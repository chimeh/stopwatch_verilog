==> flow/design.v <==
`timescale 1ns / 1ps
module time_cnt(
   input ce,  
   input clk_100hz,  
   input clr,  
   output [3:0] lit_lsb,  
   output [3:0] lit_msb,  
   output [3:0] sec_lsb,  
   output [3:0] sec_msb,  
   output [3:0] min_lsb,  
   output [3:0] min_msb);
  reg [3:0] lit_lsb_cnt;
  reg [3:0] lit_msb_cnt;
  reg [3:0] sec_lsb_cnt;
  reg [3:0] sec_msb_cnt;
  reg [3:0] min_lsb_cnt;
  reg [3:0] min_msb_cnt;
  wire up;  
  assign up = 1;  
  wire enable, tc_1up, tc_2up, tc_3up, tc_4up, tc_5up;
  wire tc_1dn, tc_2dn, tc_3dn, tc_4dn, tc_5dn; 
  assign tc_1up = (up && (lit_lsb_cnt == 4'd9));
  assign tc_2up = (up && (lit_msb_cnt == 4'd9));
  assign tc_3up = (up && (sec_lsb_cnt == 4'd9));
  assign tc_4up = (up && (sec_msb_cnt == 4'd5));
  assign tc_5up = (up && (min_lsb_cnt == 4'd9));
  assign tc_6up = (up && (min_msb_cnt == 4'd5));
  assign enable = ~(tc_1up && tc_2up && tc_3up && tc_4up && tc_5up && tc_6up)&& ce; 
  always @(posedge clk_100hz or posedge clr)   
  begin
    if (clr)
      lit_lsb_cnt <= 0;
    else if (enable) 
       if (up)   
          if (lit_lsb_cnt == 4'd9)
                 lit_lsb_cnt <= 4'd0;
             else lit_lsb_cnt <= lit_lsb_cnt + 1;
  end  
  always @(posedge clk_100hz or posedge clr)   
  begin
    if (clr)
      lit_msb_cnt <= 0;
    else if (enable)
       if (tc_1up) 
          if (lit_msb_cnt == 4'd9)
                 lit_msb_cnt <= 4'd0;
             else lit_msb_cnt <= lit_msb_cnt + 1;
  end  
  always @(posedge clk_100hz or posedge clr)   
  begin
    if (clr)
      sec_lsb_cnt <= 0;
    else if (enable)
       if (tc_1up && tc_2up)  
          if (sec_lsb_cnt == 4'd9)
                 sec_lsb_cnt <= 4'd0;
             else sec_lsb_cnt <= sec_lsb_cnt + 1;
  end  
  always @(posedge clk_100hz or posedge clr)   
  begin
    if (clr)
      sec_msb_cnt <= 0;
    else if (enable)
       if (tc_1up && tc_2up && tc_3up)  
          if (sec_msb_cnt == 4'd5)
                 sec_msb_cnt <= 4'd0;
             else sec_msb_cnt <= sec_msb_cnt + 1;
  end  
  always @(posedge clk_100hz or posedge clr)   
  begin
    if (clr)
      min_lsb_cnt <= 0;
    else if (enable)
       if (tc_1up && tc_2up && tc_3up && tc_4up)  
          if (min_lsb_cnt == 4'd9)
                 min_lsb_cnt <= 4'd0;
             else min_lsb_cnt <= min_lsb_cnt + 1;
  end  
  always @(posedge clk_100hz or posedge clr)   
  begin
    if (clr)
      min_msb_cnt <= 0;
    else if (enable)
       if (tc_1up && tc_2up && tc_3up && tc_4up && tc_5up)  
          if (min_msb_cnt == 4'd5)
                 min_msb_cnt <= 4'd0;
             else min_msb_cnt <= min_msb_cnt + 1;
  end  
  assign lit_lsb = lit_lsb_cnt;
  assign lit_msb = lit_msb_cnt;
  assign sec_lsb = sec_lsb_cnt;
  assign sec_msb = sec_msb_cnt;  
  assign min_lsb = min_lsb_cnt;
  assign min_msb = min_msb_cnt;
endmodule
Tool chain data of time_cnt
The steps from the RTL of time_cnt to its reports follow in flow order.
Line numbers count from 1 in the design file above.
Operators carry their Yosys type and port widths (W data, S select, Z words).
Cell names lack the library's common part.
{ "setup": {"top": "time_cnt", "clk_port": "clk_100hz", "library": "sky130hd", "lib_corner": "tt_025C_1v80"} }

Elaborated design
Yosys after proc, flatten, opt, wreduce and memory -nomap, before mapping. Enables and synchronous resets that opt folds into registers are not counted as muxes. Memory bits, and registers merged into a memory's read port (data or address), are not among the register bits. Print and check cells are not counted. Equal cells are merged and count once.
{ "word_totals": {"regBits": 24, "in_bits": 3, "out_inout_bits": 24, "elab_cells": 36} }
{ "op_classes": {"add_sub_neg": 6, "n_eq": 6, "mux": 6, "logic": 1, "n_reduce_logical": 11} }
{ "op_table": {"columns": ["cell", "n"], "rows": [
  ["$add A4 B1 Y4 const B", 6],
  ["$mux W4", 6],
  ["$eq A4 B4 Y1 const B", 4],
  ["$reduce_and A2 Y1", 5],
  ["$eq A4 B3 Y1 const B", 2],
  ["$logic_and A1 B1 Y1", 6],
  ["$not A1 Y1", 1]
]} }

Longest topological paths
Depth = most cells in a row (Yosys ltp): at word level without a register or memory, in the mapped netlist without a sequential cell, where the memories' decode and read muxes count.
{ "depth": {"word_depth": 9, "ABC_AREA": 0, "depth_mapped": 6, "depth_no_buf": 5} }

Netlist
Source: synth_stat.txt of the flow (Yosys; design flattened, memories mapped). It holds for the ABC_AREA given above (unset counts as 0); a run with the other value may have another netlist.
{ "by_type": {"columns": ["cell", "n", "type_area_um2"], "rows": [
  ["dfrtp_1", 24, 600.576],
  ["nand3_1", 11, 55.053],
  ["xnor2_1", 6, 52.55],
  ["nand2_1", 12, 45.043],
  ["o21ai_0", 9, 45.043],
  ["and4bb_2", 3, 37.536],
  ["nand4_2", 3, 37.536],
  ["nor2_1", 10, 37.536],
  ["xor2_1", 4, 35.034],
  ["and4bb_4", 2, 32.531],
  ["inv_1", 6, 22.522],
  ["mux2_1", 2, 22.522],
  ["a21oi_1", 4, 20.019],
  ["nor3_1", 4, 20.019],
  ["nor3b_4", 1, 18.768],
  ["nand3_4", 1, 17.517],
  ["mux2_4", 1, 15.014],
  ["nand3b_1", 2, 15.014]
]} }
Not listed: further types 16, cells in them 20.
{ "mapped": {"cells": 125, "area_um2": 1280.0, "sequential_area_um2": 600.6, "ffs": 24, "buf_cells": 1} }

Timing after synthesis
Path of least setup slack by OpenSTA after synthesis, without wires, with an ideal clock, recovery checks aside; 20% of the period is set as input and as output delay. Where synthesis merged equal registers, the netlist keeps one of their names.
{ "synth_path": {"kind": "reg-to-reg", "from": "reg lit_lsb_cnt[2]", "to": "reg lit_msb_cnt[1]", "tclk_ps": 2980, "setup_time_ps": 125, "launch_ps": 0, "t_arrival_ps": 1486, "required_time_ps": 2855, "setup_slack_ps": 1369, "path_delay_ps": 1611, "driving_pins": 6, "n_path_buf": 0, "period_less_setup_slack_ps": 1611} }
"path_delay_ps" is the arrival time less input delay plus setup time.
"driving_pins": output pins that drive a net of the path, with the launching flip-flop's if there is one; two outputs of one cell count as two.
"period_less_setup_slack_ps" = period - worst setup slack (recovery checks aside). The figure is calculated, with input and output delays left at 20% of the set period.
Between the ends stands the longest chain of elaborated cells between them, by number of cells; it is not shown to be the way that was timed. Of several equally long chains one is given.
Each line given opens the expression or statement behind the cell; cells for indexed reads and writes are added by Yosys, which also makes memories of some case tables.
A register here has more assigning lines than the two given.
{ "synth_via": {"cell_sequence": "dfrtp_1 > and4bb_4 > nand4_2 > nor2_4 > nor2_2 > mux2_4", "elab_chain_cells": 9, "cone_cells": 9, "cone_classes": "eq/ne (1); logic (1); reduce/logical (7)"} }
{ "synth_lines": {"columns": ["item", "line", "source"], "rows": [
  ["start, declared", 12, "reg [3:0] lit_lsb_cnt;"],
  ["start, assigned", 32, "lit_lsb_cnt <= 0;"],
  ["start, assigned", 37, "else lit_lsb_cnt <= lit_lsb_cnt + 1;"],
  ["$eq A4 B4 Y1", 22, "assign tc_1up = (up && (lit_lsb_cnt == 4'd9));"],
  ["$logic_and A1 B1 Y1 (5 in a row)", 28, "assign enable = ~(tc_1up && tc_2up && tc_3up && tc_4up && tc_5up && tc_6up)&& ce;"],
  ["$not A1 Y1", 28, null],
  ["$logic_and A1 B1 Y1", 28, null],
  ["$reduce_and A2 Y1", null, null],
  ["end, assigned", 42, "lit_msb_cnt <= 0;"],
  ["end, assigned", 47, "else lit_msb_cnt <= lit_msb_cnt + 1;"],
  ["end, declared", 13, "reg [3:0] lit_msb_cnt;"]
]} }

Worst path after layout
From the final timing report of run 2: the path of least setup slack in the routed layout; clock arrival at registers is part of the times.
The path's times are printed in steps of 10 ps; the period is the one set.
{ "layout_path": {"kind": "reg-to-reg", "from": "reg sec_msb_cnt[2]", "to": "reg lit_lsb_cnt[1]", "tclk_ps": 1320, "setup_time_ps": 60, "launch_ps": 330, "t_arrival_ps": 1860, "required_time_ps": 1580, "setup_slack_ps": -280, "driving_pins": 7, "n_path_buf": 1} }
Between the ends stands the longest chain of elaborated cells between them, by number of cells; it is not shown to be the way that was timed. Of several equally long chains one is given.
A register here has more assigning lines than the two given.
{ "layout_via": {"cell_sequence": "dfrtp_1 > and4bb_2 > nand3_4 > nor2_4 > buf_4 > or4_4 > o21ai_2", "elab_chain_cells": 6, "cone_cells": 6, "cone_classes": "eq/ne (1); logic (1); reduce/logical (4)"} }
{ "layout_lines": {"columns": ["item", "line", "source"], "rows": [
  ["start, declared", 15, "reg [3:0] sec_msb_cnt;"],
  ["start, assigned", 62, "sec_msb_cnt <= 0;"],
  ["start, assigned", 67, "else sec_msb_cnt <= sec_msb_cnt + 1;"],
  ["$eq A4 B3 Y1", 25, "assign tc_4up = (up && (sec_msb_cnt == 4'd5));"],
  ["$logic_and A1 B1 Y1 (3 in a row)", 28, "assign enable = ~(tc_1up && tc_2up && tc_3up && tc_4up && tc_5up && tc_6up)&& ce;"],
  ["$not A1 Y1", 28, null],
  ["$logic_and A1 B1 Y1", 28, null],
  ["end, assigned", 32, "lit_lsb_cnt <= 0;"],
  ["end, assigned", 37, "else lit_lsb_cnt <= lit_lsb_cnt + 1;"],
  ["end, declared", 12, "reg [3:0] lit_lsb_cnt;"]
]} }

--- measured runs ---
time_cnt through Yosys and OpenROAD on sky130hd: 2 stored runs, unordered, with their settings and measured results. The constraints put input and output delay at 20% of the set period each and load the outputs with 0.01 pF.
"achieved_clock_period_ps" = clock period - worst setup slack. The figure is calculated, with input and output delays left at 20% of the set period.
By "worst_path_allowed_less_slack_ps" is meant the share of the clock period that the worst setup path is allowed (20% is reserved at inputs, 20% at outputs), minus its slack. Clock arrival times at its registers enter into it.
"total_power_w" is the tool's figure for a default switching activity; nothing was simulated.
"worst_path_allowed_less_slack_ps" is given in steps of 10 ps.

Run 1
==> flow/run.sh <==
#!/bin/bash
# the make line also repeats the synthesis and layout settings of config.mk as NAME=value (left out here)
make -C /OpenROAD-flow-scripts/flow DESIGN_CONFIG=/design/flow/config.mk WORK_HOME=/design/flow/orfs CLKGATE_MAP_FILE= finish
==> flow/config.mk <==
export PLATFORM = sky130hd
export DESIGN_NAME = time_cnt
export DESIGN_NICKNAME = time_cnt
export VERILOG_FILES = /design/flow/design.v
export SDC_FILE = /design/flow/constraint.sdc
export NUM_CORES = 4
export LEC_CHECK = 0
export ABC_AREA = 0
export CAP_MARGIN = 20
export CELL_PAD_IN_SITES_GLOBAL_PLACEMENT = 3
export CORE_ASPECT_RATIO = 0.64
export CORE_MARGIN = 2
export CORE_UTILIZATION = 51
export CTS_CLUSTER_DIAMETER = 50
export HOLD_SLACK_MARGIN = 0.1
export MAX_ROUTING_LAYER = met5
export PLACE_DENSITY_LB_ADDON = 0.21
export SETUP_SLACK_MARGIN = -0.02
export SLEW_MARGIN = 35
export TNS_END_PERCENT = 65
==> flow/constraint.sdc <==
create_clock -name core_clock -period 0.996 [get_ports {clk_100hz}]
set_input_delay 0.1992 -clock core_clock [delete_from_list [all_inputs] [get_ports {clk_100hz}]]
set_output_delay 0.1992 -clock core_clock [all_outputs]
set_load 0.01 [all_outputs]

==> results of run 1, as JSON <==
{
  "outcome": "not finished: placement ended with error FLW-0024"
}

Run 2
==> flow/run.sh <==
#!/bin/bash
# the make line also repeats the synthesis and layout settings of config.mk as NAME=value (left out here)
make -C /OpenROAD-flow-scripts/flow DESIGN_CONFIG=/design/flow/config.mk WORK_HOME=/design/flow/orfs CLKGATE_MAP_FILE= finish
==> flow/config.mk <==
export PLATFORM = sky130hd
export DESIGN_NAME = time_cnt
export DESIGN_NICKNAME = time_cnt
export VERILOG_FILES = /design/flow/design.v
export SDC_FILE = /design/flow/constraint.sdc
export NUM_CORES = 4
export LEC_CHECK = 0
export CAP_MARGIN = 20
export CORE_MARGIN = 2
export CORE_UTILIZATION = 40
export SLEW_MARGIN = 20
==> flow/constraint.sdc <==
create_clock -name core_clock -period 1.32 [get_ports {clk_100hz}]
set_input_delay 0.2640 -clock core_clock [delete_from_list [all_inputs] [get_ports {clk_100hz}]]
set_output_delay 0.2640 -clock core_clock [all_outputs]
set_load 0.01 [all_outputs]

==> results of run 2, as JSON <==
{
  "total_power_w": 0.003086,
  "worst_path_allowed_less_slack_ps": 1600,
  "timing.worst_path_kind": "reg-to-reg",
  "cell_area_final_um2": 2169.6,
  "total_negative_slack_ps": -5042,
  "synth_chip_area_um2": 1280.0,
  "setup_worst_slack_ps": -279,
  "dieArea_um2": 3668.7,
  "achieved_clock_period_ps": 1599
}
--- end ---
