==> flow/design.v <==
`timescale 1ns / 1ps
module clock_get_all(input clk_origin,  
                   input clkcnt_reset,  
                    output out_clk_1khz,  
                   output out_clk_100hz);  
    wire clk_1ms;  
    wire clk_1cs;  
    assign out_clk_1khz = clk_1ms;
    assign out_clk_100hz = clk_1cs;
     clock_div_50k instan_div_50k (.clk(clk_origin),
                                   .clkcnt_reset(clkcnt_reset),
                                   .div_50k(clk_1ms));  
     clock_div_500k instan_div_500k(.clk(clk_origin),
                                    .clkcnt_reset(clkcnt_reset),
                                    .div_500k(clk_1cs));  
endmodule
module clock_div_50k(clk, clkcnt_reset,  div_50k);
     input clk;
     input clkcnt_reset;
    output div_50k;
      reg div_50k;
     reg [19:0] cnt;
  always @(negedge clkcnt_reset or posedge clk)begin
  if(~clkcnt_reset) cnt <= 0;
  else if (cnt >= 50000) begin
          div_50k <= 0;
          cnt <= 0; end
      else if (cnt < 25000) begin
          div_50k <= 0;
          cnt <= cnt + 1; end
      else if ((cnt >= 25000) && (cnt < 50000)) begin   
            div_50k <= 1;
            cnt <= cnt + 1; end
  end  
endmodule
module clock_div_500k(clk, clkcnt_reset,  div_500k);
     input clk;
     input clkcnt_reset;     
    output div_500k;
      reg div_500k;
     reg [19:0] cnt;
  always @(negedge clkcnt_reset or posedge clk)begin
  if(~clkcnt_reset) cnt <= 0;
  else if (cnt >= 500000) begin
          div_500k <= 0;
          cnt <= 0; end
      else if (cnt < 250000) begin
          div_500k <= 0;
          cnt <= cnt + 1; end
      else if ((cnt >= 250000) && (cnt < 500000)) begin 
            div_500k <= 1;
            cnt <= cnt + 1; end
  end  
endmodule
### Step by step through the tools: clock_get_all

What the tools print for clock_get_all, step after step.
Line numbers count from 1 in the design file above.
Cell names lack the library's common part.
Not given: n/a

* design top: clock_get_all
* clock: clk_origin
* library: sky130hd
* timing corner: tt_025C_1v80

### Word-level counts

Counts by Yosys on the flattened word-level netlist (proc, flatten, opt, wreduce; memories kept). Register bits leave out memories and registers merged into their read ports (data or address). Print and check cells are left out. Cells with the same type and inputs are merged into one.

* flip-flop bits (word level): 42
* bits of input ports: 2
* output and inout port bits: 2
* word-level cells: 30

* $add $sub $neg: 2
* $lt $le $gt $ge: 8
* multiplexer cells: 8
* reductions and logical operators: 8

Operator list (count)
* 20-bit two-way mux: 6
* 20-bit by 1-bit adder with 20-bit output with constant B: 2
* 20-bit by 15-bit greater-or-equal comparator with 1-bit output with constant B: 1
* 20-bit by 15-bit less-than comparator with 1-bit output with constant B: 1
* 20-bit by 16-bit greater-or-equal comparator with 1-bit output with constant B: 1
* 20-bit by 16-bit less-than comparator with 1-bit output with constant B: 1
* 20-bit by 18-bit greater-or-equal comparator with 1-bit output with constant B: 1
* 20-bit by 18-bit less-than comparator with 1-bit output with constant B: 1
* 20-bit by 19-bit greater-or-equal comparator with 1-bit output with constant B: 1
* 20-bit by 19-bit less-than comparator with 1-bit output with constant B: 1
* 3-bit nonzero test: 2
* 2-bit AND reduction: 2
* 2-bit OR reduction: 2
* 1-bit logical AND: 2
* 1-bit two-way mux: 2

### Depth

Longest topological path by Yosys (ltp), each cell counted once; first at word level (registers and memories cut), then after technology mapping (sequential cells cut; the memories' decode and read muxes count).

* depth in word-level cells: 5
* ABC_AREA: 0
* depth in mapped cells: 6
* depth with buffers taken out: 5

### Synthesis result

Yosys stat after the flow's synthesis: flattened, memories mapped to cells. It holds for the ABC_AREA given above (unset counts as 0); a run with the other value may have another netlist.
Totals and module areas in this step are rounded.

* cells in the netlist: 213
* synthesis area: 2074 um^2
* sequential part of the area: 1061 um^2
* flip-flop cells: 42
* buffers: 8

Cell types
* dfrtp_1: count 40, area in all 1000.96 um^2
* xnor2_1: count 22, area in all 192.685 um^2
* nor2_1: count 42, area in all 157.651 um^2
* edfxtp_1: count 2, area in all 60.058 um^2
* nand3_1: count 12, area in all 60.058 um^2
* nor4_1: count 9, area in all 56.304 um^2
* xor2_1: count 6, area in all 52.55 um^2
* nand4_1: count 8, area in all 50.048 um^2
* inv_1: count 12, area in all 45.043 um^2
* nor3_1: count 9, area in all 45.043 um^2
* ha_1: count 3, area in all 37.536 um^2
* nand2_1: count 9, area in all 33.782 um^2
* a21oi_1: count 5, area in all 25.024 um^2
* nand4_2: count 2, area in all 25.024 um^2
* a21oi_2: count 2, area in all 17.517 um^2
* a311oi_1: count 2, area in all 17.517 um^2
* clkbuf_1: count 4, area in all 15.014 um^2
* o21ai_0: count 3, area in all 15.014 um^2

Not listed: further types 18, cells in them 21.
By module: a second synthesis without flattening, with its own total; a netlist apart from the flattened one above.

* cells (unflattened synthesis): 210
* area (unflattened synthesis): 2112 um^2

Each row is one instance without its submodules.

Modules
* clock_div_500k: times used 1, cells 112, area 1115 um^2, sequential area 530.5 um^2
* clock_div_50k: times used 1, cells 98, area 997.2 um^2, sequential area 530.5 um^2
* clock_get_all: times used 1, cells 0, area 0.0 um^2, sequential area 0.0 um^2

### Timing after synthesis

OpenSTA on the mapped netlist: ideal clock, no wires. The path of least setup slack (recovery checks aside). Input and output delay are each 20% of the period. Register names are those of the netlist, which keeps one name where synthesis merged equal registers.

* path kind: reg2reg
* start point: register instan_div_500k.cnt[0]
* end point: register instan_div_500k.cnt[18]
* period: 2340 ps
* setup time: 124 ps
* time at the first pin: 0 ps
* data arrival time: 1512 ps
* required time: 2216 ps
* path slack: 704 ps
* path delay: 1636 ps
* stages on the path: 6
* path buffers: 0
* synthesis period reached: 1636 ps

"path delay" is the arrival time less input delay plus setup time.
"stages on the path": output pins that drive a net of the path, with the launching flip-flop's if there is one; two outputs of one cell count as two.
"synthesis period reached" = period - worst setup slack (recovery checks aside). The figure is calculated, with input and output delays left at 20% of the set period.
Between the ends stands the longest chain of elaborated cells between them, by number of cells; it is not shown to be the way that was timed. Of several equally long chains one is given.
Each line given opens the expression or statement behind the cell; cells for indexed reads and writes are added by Yosys, which also makes memories of some case tables.
At most two assigning lines are given for a register; there are more.

* cell sequence: dfrtp_1 -> ha_1 -> nand4_2 -> or4_1 -> o21ai_1 -> a21oi_1
* length of the longest elaborated chain: 5
* elaborated cells on any way between the ends: 10
* classes of those cells: add/sub: 1; compare: 4; mux: 3; reduce/logical: 2

RTL lines, path post-synthesis
* from (decl): RTL line 41 `reg [19:0] cnt;`
* from (assign): RTL line 49 `cnt <= cnt + 1; end`
* from (assign): RTL line 52 `cnt <= cnt + 1; end`
* 20-bit by 18-bit greater-or-equal comparator with 1-bit output: RTL line 50 `else if ((cnt >= 250000) && (cnt < 500000)) begin`
* 1-bit logical AND: RTL line 50
* 20-bit two-way mux: RTL line 50
* 20-bit two-way mux: RTL line 47 `else if (cnt < 250000) begin`
* 20-bit two-way mux: RTL line 44 `else if (cnt >= 500000) begin`
* to (assign): RTL line 49
* to (assign): RTL line 52
* to (decl): RTL line 41

### Timing after layout

Path of least setup slack in the final report of run 1 (OpenROAD, finished layout, wires in). Where an end is a register, its clock arrival counts in the times.
The report prints the path's times to 10 ps; the period is as set.

* path kind: reg2reg
* start point: register instan_div_500k.cnt[12]
* end point: register instan_div_500k.div_500k
* period: 2490 ps
* setup time: 260 ps
* time at the first pin: 290 ps
* data arrival time: 1880 ps
* required time: 2520 ps
* path slack: 640 ps
* stages on the path: 7
* path buffers: 2

Between the ends stands the longest chain of elaborated cells between them, by number of cells; it is not shown to be the way that was timed. Of several equally long chains one is given.
At most two assigning lines are given for a register; there are more.
The path ends at the data pin of a flip-flop with enable; ways to the enable are not counted.

* cell sequence: dfrtp_1 -> clkbuf_1 -> nor2_1 -> a311oi_1 -> or2_1 -> clkbuf_1 -> nor2_1
* length of the longest elaborated chain: 3
* elaborated cells on any way between the ends: 7
* source lines of those cells: 3
* classes of those cells: compare: 4; mux: 1; reduce/logical: 2

RTL lines, path after layout
* from (decl): RTL line 41 `reg [19:0] cnt;`
* from (assign): RTL line 49 `cnt <= cnt + 1; end`
* from (assign): RTL line 52 `cnt <= cnt + 1; end`
* 20-bit by 18-bit greater-or-equal comparator with 1-bit output: RTL line 50 `else if ((cnt >= 250000) && (cnt < 500000)) begin`
* 1-bit logical AND: RTL line 50
* 1-bit two-way mux: RTL line 50
* to (assign): RTL line 48 `div_500k <= 0;`
* to (assign): RTL line 51 `div_500k <= 1;`
* to (decl): RTL line 39 `output div_500k;`

Design clock_get_all on sky130hd. What follows are 2 stored runs of the flow, each under its own settings; their order means nothing. The constraints put input and output delay at 20% of the set period each and load the outputs with 0.01 pF.
"achieved period" = clock period - worst setup slack. The figure is calculated, with input and output delays left at 20% of the set period.
The measured numbers are rounded.

### Run 1

Settings: `period_ns=2.49`, `CORE_UTILIZATION=42`, `SETUP_SLACK_MARGIN=-0.2`, `PLACE_DENSITY_LB_ADDON=0.22`, `CORE_MARGIN=8`, `CELL_PAD_IN_SITES_GLOBAL_PLACEMENT=3`, `TNS_END_PERCENT=35`, `GPL_TIMING_DRIVEN=0`, `GPL_ROUTABILITY_DRIVEN=1`, `CTS_CLUSTER_SIZE=17`, `SLEW_MARGIN=25`, `CAP_MARGIN=20`

- Die area: 7,444 um^2
- Chip area in the Yosys report: 2,074 um^2
- Achieved period: 1,850 ps
- Sum of negative setup slack: 0 ps
- Post-layout utilization: 0.497
- Worst setup slack after layout: 640 ps

### Run 2

Settings: `period_ns=1.74`, `CORE_UTILIZATION=46`, `SETUP_SLACK_MARGIN=0.11`, `PLACE_DENSITY_LB_ADDON=0.11`, `CORE_ASPECT_RATIO=1.43`, `GPL_TIMING_DRIVEN=0`, `CTS_CLUSTER_SIZE=77`, `CAP_MARGIN=40`, `MAX_ROUTING_LAYER=met4`, `CORE_MARGIN=2`, `SLEW_MARGIN=20`

- Chip area in the Yosys report: 2,074 um^2
- Worst setup slack after layout: 127 ps
- Post-layout utilization: 0.603
- Achieved period: 1,613 ps
- Die area: 5,071 um^2
- Sum of negative setup slack: 0 ps
